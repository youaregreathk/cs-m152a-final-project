==> flow/design.v <==
module vga_800x600(input wire clk,
input wire clr,
output reg hsync,
output reg vsync,
output reg [10:0] PixelX,
output reg [10:0] PixelY,
output reg vidon
    );
parameter TotalHorizontalPixels = 11'd800;
parameter HorizontalSyncWidth = 11'd96;
parameter VerticalSyncWidth = 11'd2;
parameter TotalVerticalLines = 11'd525;
parameter HorizontalBackPorchTime = 11'd144 ;
parameter HorizontalFrontPorchTime = 11'd784 ;
parameter VerticalBackPorchTime = 11'd35 ;
parameter VerticalFrontPorchTime = 11'd515;
reg VerticalSyncEnable;
reg [10:0] HorizontalCounter;
reg [10:0] VerticalCounter;
always @(posedge clk or posedge clr)
begin
	if(clr == 1)
		HorizontalCounter <= 0;
	else
		begin
			if(HorizontalCounter == TotalHorizontalPixels - 1)
				begin  
					HorizontalCounter<=0;
					VerticalSyncEnable <= 1;
				end
			else
				begin 
					HorizontalCounter<=HorizontalCounter+1; 
					VerticalSyncEnable <=0;
				end
		end
end
always @(*)
begin
	if((HorizontalCounter<HorizontalSyncWidth))
		hsync = 1;
	else
		hsync = 0;
end
always @(posedge clk or posedge clr)
begin
	if(clr == 1)
		VerticalCounter<=0;
	else
	begin
		if(VerticalSyncEnable == 1)
			begin
				if(VerticalCounter==TotalVerticalLines-1)
					VerticalCounter<=0;
				else
					VerticalCounter<=VerticalCounter+1;
			end
	end
end
always @(*)
begin
	if(VerticalCounter < VerticalSyncWidth)
		vsync = 1;
	else
		vsync = 0;
end
always @(posedge clk)
begin
	if((HorizontalCounter<HorizontalFrontPorchTime) && (HorizontalCounter>HorizontalBackPorchTime) && (VerticalCounter<VerticalFrontPorchTime) && (VerticalCounter>VerticalBackPorchTime))
		begin
			vidon <= 1;
			PixelX<= HorizontalCounter - HorizontalBackPorchTime;
			PixelY<= VerticalCounter - VerticalBackPorchTime;
		end
	else
		begin
			vidon <= 0;
			PixelX<=0;
			PixelY<=0;
		end
end
endmodule
* Tool chain data of vga_800x600
Tool output for the design above, in the order of the flow.
Lines are those of the file above, counted from 1.
Cell names lack the library's common part.
The mark n/a stands for no value.
- Top :: vga_800x600
- Clock input :: clk
- Library :: sky130hd
- Library corner :: tt_025C_1v80

* After elaboration
Yosys after proc, flatten, opt, wreduce and memory -nomap, before mapping. Enables and synchronous resets that opt folds into registers are not counted as muxes. Memory bits, and registers merged into a memory's read port (data or address), are not among the register bits. Print and check cells are not counted. Equal cells are merged and count once.
- Bits in registers :: 46
- Input port bits :: 2
- Elaborated cells :: 27
- $add $sub $neg :: 4
- $lt $le $gt $ge :: 6
- Equality and inequality tests :: 2
- Multiplexer cells :: 6
- Reductions and logical operators :: 3
** Operators by type and width (count)
- 11-bit by 1-bit adder with 11-bit output (second input constant) :: 2
- 11-bit by 10-bit < comparator with 1-bit output (second input constant) :: 2
- 11-bit by 10-bit equality test with 1-bit output (second input constant) :: 2
- 11-bit two-way mux :: 2
- 11-bit by 2-bit < comparator with 1-bit output (second input constant) :: 1
- 11-bit by 6-bit subtractor with 11-bit output (second input constant) :: 1
- 11-bit by 6-bit greater-than comparator with 1-bit output (second input constant) :: 1
- 11-bit by 7-bit < comparator with 1-bit output (second input constant) :: 1
- 11-bit by 8-bit subtractor with 11-bit output (second input constant) :: 1
- 11-bit by 8-bit greater-than comparator with 1-bit output (second input constant) :: 1
- 1-bit two-way mux :: 4
- 1-bit logical AND :: 3

* Logic depth
Yosys ltp: most cells in a row. Word level: on the elaborated netlist, between registers, memories and ports. Mapped: between sequential cells and ports; inverters and the memories' decode and read muxes count.
- Depth in word-level cells :: 5
- ABC_AREA :: 0
- Mapped depth :: 8

* Netlist
The flow's flattened synthesis, as Yosys stat reports it; memories are mapped. The netlist is that of the ABC_AREA named above (0 if unset); the other value can give another one.
** Cells by type
- dfrtp_1 :: count 22, total area 550.528 µm²
- dfxtp_1 :: count 23, total area 460.442 µm²
- xnor2_1 :: count 17, total area 148.893 µm²
- nor3_1 :: count 20, total area 100.096 µm²
- xor2_1 :: count 11, total area 96.342 µm²
- ha_1 :: count 6, total area 75.072 µm²
- nor2_1 :: count 19, total area 71.318 µm²
- nand2_1 :: count 14, total area 52.55 µm²
- nand4_1 :: count 8, total area 50.048 µm²
- and3_1 :: count 7, total area 43.792 µm²
- nor3b_1 :: count 5, total area 37.536 µm²
- buf_6 :: count 3, total area 33.782 µm²
- nor4_1 :: count 5, total area 31.28 µm²
- edfxtp_1 :: count 1, total area 30.029 µm²
- clkbuf_1 :: count 7, total area 26.275 µm²
- nor4b_1 :: count 3, total area 26.275 µm²
- buf_2 :: count 5, total area 25.024 µm²
- nand3_1 :: count 5, total area 25.024 µm²
Not listed: further types 22, cells in them 30.
- Cell count :: 211
- Synthesis area :: 2088.3 µm²
- Mapped flip-flops :: 46
- Buffer cells :: 16

* Worst setup path after synthesis
OpenSTA on the mapped netlist: ideal clock, no wires. The path of least setup slack (recovery checks aside). Input and output delay are each 20% of the period. Register names are those of the netlist, which keeps one name where synthesis merged equal registers.
- Path type :: reg-to-output
- Start point :: register VerticalCounter[4]
- End point :: output port vsync
- Period :: 1750 ps
- Output delay :: 350 ps
- Launch time at the first pin :: 0 ps
- Data arrival time :: 1426 ps
- Data required time :: 1400 ps
- Path slack :: -26 ps
- Path delay :: 1426 ps
- Stages :: 5
- Path buffers :: 1
- Synthesis period reached :: 1776 ps
"path delay" = arrival - input delay + setup time.
At an output port there is no setup time.
"stages" counts driving pins, that of a launching flip-flop among them; a cell with two outputs on the path counts twice.
"synthesis period reached" = period - worst setup slack (recovery checks aside). The figure is calculated, with input and output delays left at 20% of the set period.
The rows between start and end are the longest chain of elaborated cells between them; the timing report does not say that the signal goes this way. Where chains are equally long, one stands for them.
Each line given opens the expression or statement behind the cell; cells for indexed reads and writes are added by Yosys, which also makes memories of some case tables.
A register here has more assigning lines than the two given.
- Cells stage by stage :: dfrtp_1 -> clkbuf_1 -> nor4_1 -> and2_1 -> nor4b_1
- Length of the longest elaborated chain :: 2
** Ends and longest elaborated chain, post-synthesis
- start, declared :: RTL line 19 : reg [10:0] VerticalCounter;
- start, assigned :: RTL line 48 : VerticalCounter<=0;
- start, assigned :: RTL line 56 : VerticalCounter<=VerticalCounter+1;
- 11-bit by 2-bit < comparator with 1-bit output :: RTL line 62 : if(VerticalCounter < VerticalSyncWidth)
- 1-bit two-way mux :: RTL line 62
- end, declared :: RTL line 4 : output reg vsync,

* Path in the finished layout
Path of least setup slack in the final report of entry A (OpenROAD, finished layout, wires in). Where an end is a register, its clock arrival counts in the times.
The report prints the path's times to 10 ps; the period is as set.
- Path type :: reg-to-output
- Start point :: register VerticalCounter[3]
- End point :: output port vsync
- Period :: 3980 ps
- Output delay :: 800 ps
- Launch time at the first pin :: 300 ps
- Data arrival time :: 2250 ps
- Data required time :: 3180 ps
- Path slack :: 930 ps
- Stages :: 5
- Path buffers :: 1
The rows between start and end are the longest chain of elaborated cells between them; the timing report does not say that the signal goes this way. Where chains are equally long, one stands for them.
A register here has more assigning lines than the two given.
- Cells stage by stage :: dfrtp_1 -> nor4_1 -> and2_1 -> nor4b_1 -> clkdlybuf4s50_1
- Length of the longest elaborated chain :: 2
** Ends and longest elaborated chain, post-layout
- start, declared :: RTL line 19 : reg [10:0] VerticalCounter;
- start, assigned :: RTL line 48 : VerticalCounter<=0;
- start, assigned :: RTL line 56 : VerticalCounter<=VerticalCounter+1;
- 11-bit by 2-bit < comparator with 1-bit output :: RTL line 62 : if(VerticalCounter < VerticalSyncWidth)
- 1-bit two-way mux :: RTL line 62
- end, declared :: RTL line 4 : output reg vsync,

Measured data: module vga_800x600, platform sky130hd, 2 stored runs of the flow under differing settings, order arbitrary. Input and output delays are each 20% of the period that was set; the output load is 0.01 pF.
By "clock period achieved" is meant the clock period of the run minus its worst setup slack. This is arithmetic on one report: input and output delays are still those of the set period (20% each).
"allowed time less slack (worst setup path)" is the time allowed to the run's worst setup path (the clock period less input and output delay, where it has them) less its slack. Clock arrival times count: a late capture clock shortens it, a late launch clock lengthens it.
"total power after layout" is the tool's figure for a default switching activity; nothing was simulated.
"allowed time less slack (worst setup path)" is known to 10 ps.

* Entry A
** Files
==> flow/run.sh <==
#!/bin/bash
# the make line also repeats the synthesis and layout settings of config.mk as NAME=value (left out here)
make -C /OpenROAD-flow-scripts/flow DESIGN_CONFIG=/design/flow/config.mk WORK_HOME=/design/flow/orfs CLKGATE_MAP_FILE= finish
==> flow/config.mk <==
export PLATFORM = sky130hd
export DESIGN_NAME = vga_800x600
export DESIGN_NICKNAME = vga_800x600
export VERILOG_FILES = /design/flow/design.v
export SDC_FILE = /design/flow/constraint.sdc
export NUM_CORES = 4
export LEC_CHECK = 0
export CAP_MARGIN = 20
export CORE_MARGIN = 2
export CORE_UTILIZATION = 40
export SLEW_MARGIN = 20
==> flow/constraint.sdc <==
create_clock -name core_clock -period 3.98 [get_ports {clk}]
set_input_delay 0.7960 -clock core_clock [delete_from_list [all_inputs] [get_ports {clk}]]
set_output_delay 0.7960 -clock core_clock [all_outputs]
set_load 0.01 [all_outputs]
** Results
- Allowed time less slack (worst setup path) :: 2250 ps
- Worst setup path kind :: reg-to-output
- Setup total negative slack :: 0 ps
- Die outline area :: 5814.8 µm²
- Standard-cell area after routing :: 2446.1 µm²
- Worst setup slack after layout :: 932 ps
- Clock period achieved :: 3048 ps
- Utilization after layout :: 48.2 %
- Netlist area reported by Yosys :: 2088.3 µm²
- Total power after layout :: 1055 µW

* Entry B
** Files
==> flow/run.sh <==
#!/bin/bash
# the make line also repeats the synthesis and layout settings of config.mk as NAME=value (left out here)
make -C /OpenROAD-flow-scripts/flow DESIGN_CONFIG=/design/flow/config.mk WORK_HOME=/design/flow/orfs CLKGATE_MAP_FILE= finish
==> flow/config.mk <==
export PLATFORM = sky130hd
export DESIGN_NAME = vga_800x600
export DESIGN_NICKNAME = vga_800x600
export VERILOG_FILES = /design/flow/design.v
export SDC_FILE = /design/flow/constraint.sdc
export NUM_CORES = 4
export LEC_CHECK = 0
export CAP_MARGIN = 20
export CELL_PAD_IN_SITES_GLOBAL_PLACEMENT = 0
export CORE_MARGIN = 2
export CORE_UTILIZATION = 28
export CTS_CLUSTER_DIAMETER = 257
export GPL_TIMING_DRIVEN = 0
export HOLD_SLACK_MARGIN = 0.24
export MIN_ROUTING_LAYER = met1
export PLACE_DENSITY_LB_ADDON = 0.14
export SLEW_MARGIN = 20
==> flow/constraint.sdc <==
create_clock -name core_clock -period 1.3 [get_ports {clk}]
set_input_delay 0.2600 -clock core_clock [delete_from_list [all_inputs] [get_ports {clk}]]
set_output_delay 0.2600 -clock core_clock [all_outputs]
set_load 0.01 [all_outputs]
** Results
- Standard-cell area after routing :: 3309.4 µm²
- Die outline area :: 8164.9 µm²
- Worst setup slack after layout :: -575 ps
- Clock period achieved :: 1875 ps
- Allowed time less slack (worst setup path) :: 1870 ps
- Worst setup path kind :: reg-to-reg
- Setup total negative slack :: -15812 ps
- Utilization after layout :: 45.6 %
- Netlist area reported by Yosys :: 2088.3 µm²
- Total power after layout :: 4567 µW
